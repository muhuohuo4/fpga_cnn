==> flow/design.v <==
module conv_dw_pw_ctrl #(
    parameter DW_IN_CH  = 16,
    parameter PW_OUT_CH = 32
) (
    input  wire clk,
    input  wire rst,
    input  wire start,
    input  wire sw_valid,
    input  wire conv_valid,
    input  wire relu_valid,
    output reg  sw_start,
    output reg  conv_start,
    output reg  relu_start,
    output reg  write_en,
    output reg  [$clog2(DW_IN_CH)-1:0]  input_ch_idx,
    output reg  [$clog2(PW_OUT_CH)-1:0] output_ch_idx,
    output reg  done
);
    typedef enum reg [3:0] {
        IDLE,
        LOAD_INPUT,
        WAIT_SW,
        WAIT_CONV,
        ACCUM,
        NEXT_INPUT,
        ACTIVATE,
        WRITE,
        NEXT_OUTPUT,
        FINISH
    } state_t;
    state_t state, next;
    reg [$clog2(DW_IN_CH)-1:0]  input_ch_cnt;
    reg [$clog2(PW_OUT_CH)-1:0] output_ch_cnt;
    always @(posedge clk or posedge rst) begin
        if (rst) state <= IDLE;
        else     state <= next;
    end
    always @(*) begin
        sw_start   = 0;
        conv_start = 0;
        relu_start = 0;
        write_en   = 0;
        done       = 0;
        next = state;
        case (state)
            IDLE:
                if (start) next = LOAD_INPUT;
            LOAD_INPUT: begin
                sw_start = 1;
                next = WAIT_SW;
            end
            WAIT_SW:
                if (sw_valid) next = WAIT_CONV;
            WAIT_CONV: begin
                conv_start = 1;
                if (conv_valid) next = ACCUM;
            end
            ACCUM:
                next = (input_ch_cnt == DW_IN_CH-1) ? ACTIVATE : NEXT_INPUT;
            NEXT_INPUT:
                next = LOAD_INPUT;
            ACTIVATE: begin
                relu_start = 1;
                if (relu_valid) next = WRITE;
            end
            WRITE: begin
                write_en = 1;
                next = (output_ch_cnt == PW_OUT_CH-1) ? FINISH : NEXT_OUTPUT;
            end
            NEXT_OUTPUT:
                next = LOAD_INPUT;
            FINISH: begin
                done = 1;
                next = IDLE;
            end
        endcase
    end
    always @(posedge clk or posedge rst) begin
        if (rst) begin
            input_ch_cnt  <= 0;
            output_ch_cnt <= 0;
        end else begin
            case (state)
                LOAD_INPUT:
                    input_ch_idx <= input_ch_cnt;
                ACCUM: begin
                    if (input_ch_cnt < DW_IN_CH-1)
                        input_ch_cnt <= input_ch_cnt + 1;
                    else
                        input_ch_cnt <= 0;
                end
                WRITE:
                    output_ch_cnt <= output_ch_cnt + 1;
            endcase
            output_ch_idx <= output_ch_cnt;
        end
    end
endmodule
* Reports on conv_dw_pw_ctrl
The steps from the RTL of conv_dw_pw_ctrl to its reports follow in flow order. Lines are those of the file above, counted from 1. Operators: Yosys type, input widths -> output width; for muxes data width and select width s. Library cell names are shortened. Not given: n/a
Set-up: top conv_dw_pw_ctrl, clock clk, standard-cell library sky130hd, library corner tt_025C_1v80

* After elaboration
Counts by Yosys on the flattened word-level netlist (proc, flatten, opt, wreduce; memories kept). Register bits leave out memories and registers merged into their read ports (data or address). Print and check cells are left out. Cells with the same type and inputs are merged into one.
Storage and ports: word-level cells 42, input port bits 6, output and inout port bits 14, register bits 22
Cells by class: multiplexer cells 13, order comparisons 1, reductions and logical operators 5, $add $sub $neg 2, bitwise logic cells 1, equality and inequality tests 15
Operator list (number):
- $pmux 4 s9 | 1
- $mux 4 | 5
- $eq 4x3->1 const B | 4
- $eq 4x4->1 const B | 3
- $reduce_bool 9->1 | 1
- $ne 2x2->1 const B | 4
- $eq 4x2->1 const B | 2
- $mux 1 | 6
- $add 5x1->5 const B | 1
- $eq 5x5->1 const B | 1
- $reduce_and 5->1 | 1
- $add 4x1->4 const B | 1
- $eq 4x1->1 const B | 1
- $lt 4x4->1 const B | 1
- $logic_not 4->1 | 1
- $reduce_and 2->1 | 1
- $reduce_or 2->1 | 1
- $mux 2 | 1
- $not 1->1 | 1

* Longest topological paths
Depth = most cells in a row (Yosys ltp): at word level without a register or memory, in the mapped netlist without a sequential cell, where the memories' decode and read muxes count.
Depth: depth in word-level cells 4, ABC_AREA 0, gate-level depth with buffers 4, depth with buffers taken out 4

* Synthesis result
The flow's flattened synthesis, as Yosys stat reports it; memories are mapped. The netlist is that of the ABC_AREA named above (0 if unset); the other value can give another one. Totals and module areas in this step are rounded.
Cell types:
- dfrtp_1 | number 18, area in all 450.432 um2
- edfxtp_1 | number 9, area in all 270.259 um2
- ha_1 | number 3, area in all 37.536 um2
- mux2_4 | number 2, area in all 30.029 um2
- dfstp_2 | number 1, area in all 26.275 um2
- inv_1 | number 6, area in all 22.522 um2
- nand2_1 | number 6, area in all 22.522 um2
- and2_1 | number 3, area in all 18.768 um2
- xnor2_1 | number 2, area in all 17.517 um2
- xnor2_2 | number 1, area in all 16.266 um2
- a21o_1 | number 2, area in all 15.014 um2
- nand4_2 | number 1, area in all 12.512 um2
- nor2b_1 | number 2, area in all 12.512 um2
- buf_6 | number 1, area in all 11.261 um2
- mux2_1 | number 1, area in all 11.261 um2
- mux2i_1 | number 1, area in all 10.01 um2
- o21ai_1 | number 2, area in all 10.01 um2
- a211o_1 | number 1, area in all 8.758 um2
Not listed: further types 7, cells in them 7.
Synthesis totals: standard cells after synthesis 69, buffer cells 1, sequential part of the area 747.0 um2, mapped flip-flops 28, mapped area 1046 um2

* Worst setup path after synthesis
Path of least setup slack by OpenSTA after synthesis, without wires, with an ideal clock, recovery checks aside; 20% of the period is set as input and as output delay. Where synthesis merged equal registers, the netlist keeps one of their names.
Timing path post-synthesis: kind reg-to-reg, start point register output_ch_cnt[0], end point register output_ch_cnt[4], arrival time 1.245 ns, stages 5, library setup time 0.125 ns, required time 1.395 ns, setup slack 0.150 ns, path delay 1.370 ns, time at the first pin 0.000 ns, path buffers 0, clock period 1.52 ns, period reached after synthesis 1.37 ns
"path delay" = arrival - input delay + setup time. "stages" counts driving pins, that of a launching flip-flop among them; a cell with two outputs on the path counts twice. "period reached after synthesis" is the clock period less the worst setup slack; recovery checks do not enter. This is arithmetic on one report: input and output delays are still those of the set period (20% each). Between the ends stands the longest chain of elaborated cells between them, by number of cells; it is not shown to be the way that was timed. Of several equally long chains one is given. A line is the first line of the expression or statement that the cell stems from. Yosys adds cells for indexed reads and writes and turns some case tables into memories.
On the way, post-synthesis: cells stage by stage dfrtp_1 ha_1 and3_1 ha_1 mux2_4, length of the longest elaborated chain 1, elaborated cells on any way between the ends 1, source lines of those cells 1, those cells by class add/sub (1)
Ends and longest elaborated chain, post-synthesis:
- start, declared | RTL line 33 | reg [$clog2(PW_OUT_CH)-1:0] output_ch_cnt;
- start, assigned | RTL line 81 | output_ch_cnt <= 0;
- start, assigned | RTL line 93 | output_ch_cnt <= output_ch_cnt + 1;
- $add 5x1->5 | RTL line 93
- end, assigned | RTL line 81
- end, assigned | RTL line 93
- end, declared | RTL line 33

* Path in the finished layout
From the final timing report of job 2: the path of least setup slack in the routed layout; clock arrival at registers is part of the times.
Timing path after layout: kind reg-to-output, start point register state, end point output port sw_start, setup slack 0.14 ns, required time 1.42 ns, arrival time 1.27 ns, path buffers 1, time at the first pin 0.32 ns, external output delay 0.35 ns, clock period 1.77 ns, stages 2
Where an end lacks its bit number, it is one bit of the signal, or one of the new flip-flops if synthesis recoded a state register. Between the ends stands the longest chain of elaborated cells between them, by number of cells; it is not shown to be the way that was timed. Of several equally long chains one is given.
On the way, after layout: cells stage by stage dfrtp_1 clkdlybuf4s50_1, length of the longest elaborated chain 2, elaborated cells on any way between the ends 2, those cells by class eq/ne (1); mux (1)
Ends and longest elaborated chain, after layout:
- start, declared | RTL line 31 | state_t state, next;
- start, assigned | RTL line 35 | if (rst) state <= IDLE;
- start, assigned | RTL line 36 | else     state <= next;
- $eq 4x1->1 | RTL line 45 | case (state)
- $mux 1 | RTL line 45
- end, declared | RTL line 11 | output reg  sw_start,

Subject: flow runs of conv_dw_pw_ctrl

Hi,

Record of 2 stored runs of the RTL-to-layout flow on conv_dw_pw_ctrl, platform sky130hd. The runs are unordered. Constraints: input delay and output delay 20% of the set period each, output load 0.01 pF.
"clock period reached" means the clock period less the worst setup slack. The figure is calculated, with input and output delays left at 20% of the set period.
"critical path time" = time allowed to the worst setup path (clock period - input delay - output delay, where it has them) - its slack; a late launch clock adds to it, a late capture clock takes from it.
"total power of the final layout" is the tool's figure for a default switching activity; nothing was simulated.
The results are shown rounded.

* Job 1 | settings: period_ns 0.992; CORE_UTILIZATION 57; SETUP_SLACK_MARGIN 0.12; PLACE_DENSITY_LB_ADDON 0.08; CELL_PAD_IN_SITES_DETAIL_PLACEMENT 1; TNS_END_PERCENT 10; ABC_AREA 0; GPL_TIMING_DRIVEN 0; GPL_ROUTABILITY_DRIVEN 1; CAP_MARGIN 20; CORE_MARGIN 2; SLEW_MARGIN 20 | not finished: routing ended with error DPL-0033
* Job 2 | settings: period_ns 1.77; CORE_UTILIZATION 31; SETUP_SLACK_MARGIN 0.02; PLACE_DENSITY_LB_ADDON 0.2; HOLD_SLACK_MARGIN 0.27; CELL_PAD_IN_SITES_DETAIL_PLACEMENT 2; TNS_END_PERCENT 100; GPL_ROUTABILITY_DRIVEN 0; MIN_ROUTING_LAYER met1; CAP_MARGIN 20; CORE_MARGIN 2; SLEW_MARGIN 20 | results: synthesized cell area 1046 um2; overall die area 3855 um2; standard-cell area after layout 1373 um2; utilization after routing 0.418; worst setup slack after layout 0.144 ns; total negative slack 0.000 ns; total power of the final layout 1460 µW; clock period reached 1.626 ns; critical path time 1.27 ns; critical path kind reg-to-output

Regards
