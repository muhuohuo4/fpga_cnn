==> flow/design.v <==
module bias_scale_relu #(
    parameter DATA_WIDTH    = 32,
    parameter BIAS_WIDTH    = 32,
    parameter SCALE_WIDTH   = 16,
    parameter OUT_WIDTH     = 8
)(
    input  wire                             clk,
    input  wire                             rst,
    input  wire                             valid_in,
    output wire                             ready_out,
    output reg                              valid_out,
    input  wire                             ready_in,
    input  wire signed [DATA_WIDTH-1 :0]    data_in,
    input  wire signed [BIAS_WIDTH-1 :0]    bias,
    input  wire signed [SCALE_WIDTH-1:0]    scale_q8_8,
    output reg  signed [OUT_WIDTH-1  :0]    data_out
);
    reg has_data;
    reg signed [DATA_WIDTH-1 :0] data_buf;
    reg signed [BIAS_WIDTH-1 :0] bias_buf;
    reg signed [SCALE_WIDTH-1:0] scale_buf;
    assign ready_out = ~has_data;
    wire signed [DATA_WIDTH-1  :0] biased_sum   = data_buf + bias_buf;
    wire signed [DATA_WIDTH*2-1:0] scaled_full  = biased_sum * scale_buf;
    wire signed [SCALE_WIDTH-1 :0] scaled_q8_8  = scaled_full[DATA_WIDTH+7:8];  
    wire signed [OUT_WIDTH-1:0] relu_out =
        (scaled_q8_8 > 127) ? 8'sd127 :
        (scaled_q8_8 < 0)   ? 8'sd0   :
                              scaled_q8_8[7:0];
    always @(posedge clk or posedge rst) begin
        if (rst) begin
            has_data  <= 0;
            valid_out <= 0;
            data_out  <= 0;
        end else begin
            if (valid_in && ready_out) begin
                data_buf  <= data_in;
                bias_buf  <= bias;
                scale_buf <= scale_q8_8;
                has_data  <= 1;
            end
            if (has_data) begin
                valid_out <= 1;
                if (ready_in) begin
                    data_out  <= relu_out;
                    has_data  <= 0;
                end
            end else begin
                valid_out <= 0;
            end
        end
    end
endmodule
* Step by step through the tools: bias_scale_relu
What the tools print for bias_scale_relu, step after step.
Lines are those of the file above, counted from 1.
Operators: Yosys type, input widths -> output width; for muxes data width and select width s.
A cell with - has no value.
- Top :: bias_scale_relu
- Clock input :: clk
- Library :: sky130hd
- Library corner :: tt_025C_1v80

* Word-level counts
Source: Yosys, flattened and elaborated, memories not mapped. Widths are those after wreduce. Registers that Yosys merges into a memory's read port (data or address) are not register bits. Print and check cells do not count. Equal cells are merged and count once.
- Register bits :: 90
- $add $sub $neg :: 1
- Mux-type cells :: 6
- Magnitude comparators :: 2
- Bitwise logic cells :: 2
- $mul :: 1
- Reductions and logical operators :: 3
** Operators by type and width (number)
- $mul 32x16->24 :: 1
- $add 32x32->32 :: 1
- $lt 16x1->1 const B :: 1
- $gt 16x8->1 const B :: 1
- $mux 8 :: 2
- $reduce_and 2->1 :: 2
- $mux 1 :: 4
- $not 1->1 :: 2
- $logic_and 1x1->1 :: 1

* Longest topological paths
Longest topological path by Yosys (ltp), each cell counted once; first at word level (registers and memories cut), then after technology mapping (sequential cells cut; the memories' decode and read muxes count).
- Word-level depth :: 5
- ABC_AREA :: 1
- Depth in mapped cells :: 42
- Mapped depth without buffers :: 41

* After synthesis
The flow's flattened synthesis, as Yosys stat reports it; memories are mapped. The netlist is that of the ABC_AREA named above (0 if unset); the other value can give another one.
The area totals of this step are shown rounded.
- Sequential area :: 2172 um2
- Cells in the netlist :: 1453
- Chip area (Yosys) :: 11850 um2
- Flip-flop cells :: 74
** Cells by type
- sky130_fd_sc_hd__fa_1 :: number 192, total area 3.84E+03 um2
- sky130_fd_sc_hd__edfxtp_1 :: number 64, total area 1.92E+03 um2
- sky130_fd_sc_hd__inv_1 :: number 377, total area 1.42E+03 um2
- sky130_fd_sc_hd__ha_1 :: number 96, total area 1.2E+03 um2
- sky130_fd_sc_hd__nand2_1 :: number 307, total area 1.15E+03 um2
- sky130_fd_sc_hd__nor2_1 :: number 155, total area 581.808 um2
- sky130_fd_sc_hd__nand3_1 :: number 62, total area 310.298 um2
- sky130_fd_sc_hd__dfrtp_1 :: number 10, total area 250.24 um2
- sky130_fd_sc_hd__a21oi_1 :: number 46, total area 230.221 um2
- sky130_fd_sc_hd__xor2_1 :: number 15, total area 131.376 um2
- sky130_fd_sc_hd__nand2_2 :: number 16, total area 100.096 um2
- sky130_fd_sc_hd__nand4_1 :: number 12, total area 75.072 um2
- sky130_fd_sc_hd__clkbuf_1 :: number 19, total area 71.318 um2
- sky130_fd_sc_hd__nand3_2 :: number 7, total area 70.067 um2
- sky130_fd_sc_hd__xnor2_1 :: number 8, total area 70.067 um2
- sky130_fd_sc_hd__o21ai_0 :: number 13, total area 65.062 um2
- sky130_fd_sc_hd__nor3_1 :: number 7, total area 35.034 um2
- sky130_fd_sc_hd__nand3b_1 :: number 4, total area 30.029 um2
Other cell types: 23; their cells: 43.

* Timing after synthesis
Source: OpenSTA report_checks on the synthesized netlist (no wires, ideal clock, input and output delay 20% of the period each), path of least setup slack; recovery checks are left aside. Register names are those of the netlist, which keeps one name where synthesis merged equal registers.
- Path kind :: input -> register
- From :: input rst
- To :: register bias_buf[0]
- Stages :: 1
- Path buffers :: 0
- Clock period :: 12.9 ns
- External input delay :: 2.580 ns
- Delay of the path :: 4.960 ns
- Slack :: 5.360 ns
- Arrival time :: 6.976 ns
- Required time :: 12.336 ns
- Synthesis period reached :: 7.54 ns
"delay of the path" = arrival - input delay + setup time.
"stages": output pins that drive a net of the path, with the launching flip-flop's if there is one; two outputs of one cell count as two.
"synthesis period reached" = period - worst setup slack (recovery checks aside). The figure is calculated, with input and output delays left at 20% of the set period.
Between the ends stands the longest chain of elaborated cells between them, by number of cells; it is not shown to be the way that was timed. Of several equally long chains one is given.
A line is the first line of the expression or statement that the cell stems from. Yosys adds cells for indexed reads and writes and turns some case tables into memories.
- Path through :: sky130_fd_sc_hd__nor3_1
- Cells in the longest elaborated chain :: 2
- Elaborated cells on any way between the ends :: 2
- Source lines of those cells :: 0
** RTL lines, path post-synthesis
- start, declared :: RTL line 8 : input  wire                             rst,
- $not 1->1
- $reduce_and 2->1
- end, assigned :: RTL line 38 : bias_buf  <= bias;
- end, declared :: RTL line 20 : reg signed [BIAS_WIDTH-1 :0] bias_buf;

Subject: bias_scale_relu on sky130hd, stored results

Hello all,

Settings of 2 stored flow runs for module bias_scale_relu (sky130hd), not sorted in any way. The constraints put input and output delay at 20% of the set period each and load the outputs with 0.01 pF.

** Stored run 1
- Settings :: period_ns=6.83; CORE_UTILIZATION=59; SETUP_SLACK_MARGIN=0.37; PLACE_DENSITY=0.47; CORE_ASPECT_RATIO=0.64; CORE_MARGIN=4; CELL_PAD_IN_SITES_GLOBAL_PLACEMENT=2; TNS_END_PERCENT=65; ABC_AREA=1; CTS_CLUSTER_SIZE=78; CAP_MARGIN=25; SLEW_MARGIN=20
- Outcome :: incomplete, placement halted on GPL-0301

** Stored run 2
- Settings :: period_ns=9.11; CORE_UTILIZATION=61; SETUP_SLACK_MARGIN=0.37; PLACE_DENSITY=0.64; CELL_PAD_IN_SITES_DETAIL_PLACEMENT=2; GPL_ROUTABILITY_DRIVEN=0; CTS_CLUSTER_SIZE=58; CAP_MARGIN=5; MIN_ROUTING_LAYER=met1; CORE_MARGIN=2; SLEW_MARGIN=20
- Outcome :: incomplete, placement halted on a tool error

Thanks
